==> flow/design.v <==
`timescale 1ns / 1ps
module data_mem(
input [15:0]dM,
input [2:0]aM,
input clk,wr,
output reg [15:0]m
    );
reg [15:0]mem[7:0];	 
integer i;
	 initial 
	  for(i=0;i<8;i=i+1)
	  begin
	  mem[i]=0;
	  end
always@(posedge clk)
begin
 if(wr==1)
  mem[aM]=dM;
end	 
always@(negedge clk)
begin 
m=mem[aM];
end
endmodule
# ---- Step by step through the tools: data_mem
# What the tools print for data_mem, step after step.
# Line numbers count from 1 in the design file above.
# Cell names lack the library's common part.
# A cell with - has no value.
dict set report setup {
  design {data_mem}
  clk_port {clk}
  lib {sky130hd}
  corner {tt_025C_1v80}
}

# ---- Word level
# Counts by Yosys on the flattened word-level netlist (proc, flatten, opt, wreduce; memories kept). Register bits leave out memories and registers merged into their read ports (data or address); mux counts leave out enables and synchronous resets folded into registers. Print and check cells are left out. Cells with the same type and inputs are merged into one.
# Memory sizes are those after Yosys's memory passes, which may raise the word count (mostly to a power of two), join words into wider ones and drop unused or constant bits.
dict set report bits {
  n_memories 1
  elab_cells 4
  mem_bits_rw 128
  out_inout_bits 16
  in_bits 21
  clocked_rd_ports_x_width 16
  register_bits 0
}
# name size width read_ports wr line_no
set memory_table {}
lappend memory_table {mem 8 16 1 1 8} ;# reg [15:0]mem[7:0];
dict set report classes {
  n_mux 3
}
# op n
set ops {}
lappend ops {{16-bit two-way mux} 1}
lappend ops {{3-bit two-way mux} 1}
lappend ops {{1-bit two-way mux} 1}

# ---- Depth
# Depth = most cells in a row (Yosys ltp): at word level without a register or memory, in the mapped netlist without a sequential cell, where the memories' decode and read muxes count.
dict set report logic_depth {
  ltp_word 1
  abc_area 0
  depth_mapped 7
  ltp_nobuf 4
}

# ---- Mapped cells and area
# The flow's flattened synthesis, as Yosys stat reports it; memories are mapped. The netlist is that of the ABC_AREA named above (0 if unset); the other value can give another one.
# Totals and module areas in this step are rounded.
dict set report mapped {
  seqArea_um2 4160
  buffers 13
  area_um2 5310
  ffs 144
  cells 272
}
# cell_type n area_total_um2
set types {}
lappend types {edfxtp_1 128 3.84E+03}
lappend types {dfxtp_1 16 320.307}
lappend types {mux2_2 23 258.998}
lappend types {mux4_1 7 183.926}
lappend types {mux2i_1 12 120.115}
lappend types {a221oi_1 9 78.826}
lappend types {a22oi_1 10 75.072}
lappend types {mux4_2 3 67.565}
lappend types {nor2_1 14 52.55}
lappend types {o21ai_0 10 50.048}
lappend types {buf_2 6 30.029}
lappend types {mux2_4 2 30.029}
lappend types {nor2b_1 4 25.024}
lappend types {buf_6 2 22.522}
lappend types {and2_1 3 18.768}
lappend types {and3_1 3 18.768}
lappend types {nand2_1 5 18.768}
lappend types {a21oi_1 3 15.014}
# Not listed: further types 9, cells in them 12.

Ticket comment

Flow measurements of data_mem on sky130hd: 2 stored runs with different settings, listed in no order. Input and output delays are each 20% of the period that was set; the output load is 0.01 pF.
"power_total_w" rests on the timing tool's default activity at the inputs, not on a simulated workload.
Results are given in rounded form.

[flow] run 1: files
==> flow/run.sh <==
#!/bin/bash
# the make line also repeats the synthesis and layout settings of config.mk as NAME=value (left out here)
make -C /OpenROAD-flow-scripts/flow DESIGN_CONFIG=/design/flow/config.mk WORK_HOME=/design/flow/orfs CLKGATE_MAP_FILE= finish
==> flow/config.mk <==
export PLATFORM = sky130hd
export DESIGN_NAME = data_mem
export DESIGN_NICKNAME = data_mem
export VERILOG_FILES = /design/flow/design.v
export SDC_FILE = /design/flow/constraint.sdc
export NUM_CORES = 4
export LEC_CHECK = 0
export ABC_AREA = 0
export CAP_MARGIN = 35
export CELL_PAD_IN_SITES_GLOBAL_PLACEMENT = 1
export CORE_ASPECT_RATIO = 1.19
export CORE_MARGIN = 10
export CORE_UTILIZATION = 27
export CTS_CLUSTER_SIZE = 70
export GPL_ROUTABILITY_DRIVEN = 0
export GPL_TIMING_DRIVEN = 1
export MIN_ROUTING_LAYER = met1
export PLACE_DENSITY_LB_ADDON = 0.09
export SETUP_SLACK_MARGIN = 0.01
export SLEW_MARGIN = 20
==> flow/constraint.sdc <==
create_clock -name core_clock -period 5.21 [get_ports {clk}]
set_input_delay 1.0420 -clock core_clock [delete_from_list [all_inputs] [get_ports {clk}]]
set_output_delay 1.0420 -clock core_clock [all_outputs]
set_load 0.01 [all_outputs]

[flow] run 1: metrics
[metrics] fin_tns_ns = 0.000
[metrics] die_um2 = 25700
[metrics] utilization_pct = 35.5
[metrics] synth_area_um2 = 5310
[metrics] hold_worst_slack_ns = 1.27
[metrics] power_total_w = 0.00267
[metrics] cell_area_final_um2 = 6820
[metrics] setup_ws_ns = 0.235

[flow] run 2: files
==> flow/run.sh <==
#!/bin/bash
# the make line also repeats the synthesis and layout settings of config.mk as NAME=value (left out here)
make -C /OpenROAD-flow-scripts/flow DESIGN_CONFIG=/design/flow/config.mk WORK_HOME=/design/flow/orfs CLKGATE_MAP_FILE= finish
==> flow/config.mk <==
export PLATFORM = sky130hd
export DESIGN_NAME = data_mem
export DESIGN_NICKNAME = data_mem
export VERILOG_FILES = /design/flow/design.v
export SDC_FILE = /design/flow/constraint.sdc
export NUM_CORES = 4
export LEC_CHECK = 0
export CAP_MARGIN = 20
export CELL_PAD_IN_SITES_DETAIL_PLACEMENT = 1
export CELL_PAD_IN_SITES_GLOBAL_PLACEMENT = 3
export CORE_ASPECT_RATIO = 0.53
export CORE_MARGIN = 2
export CORE_UTILIZATION = 19
export CTS_CLUSTER_SIZE = 17
export GPL_ROUTABILITY_DRIVEN = 1
export MAX_ROUTING_LAYER = met5
export PLACE_DENSITY_LB_ADDON = 0.2
export SETUP_SLACK_MARGIN = -0.24
export SLEW_MARGIN = 20
==> flow/constraint.sdc <==
create_clock -name core_clock -period 2.92 [get_ports {clk}]
set_input_delay 0.5840 -clock core_clock [delete_from_list [all_inputs] [get_ports {clk}]]
set_output_delay 0.5840 -clock core_clock [all_outputs]
set_load 0.01 [all_outputs]

[flow] run 2: metrics
[metrics] fin_tns_ns = -3.50
[metrics] die_um2 = 29400
[metrics] utilization_pct = 26.2
[metrics] synth_area_um2 = 5310
[metrics] hold_worst_slack_ns = 0.903
[metrics] power_total_w = 0.00507
[metrics] cell_area_final_um2 = 7170
[metrics] setup_ws_ns = -0.178
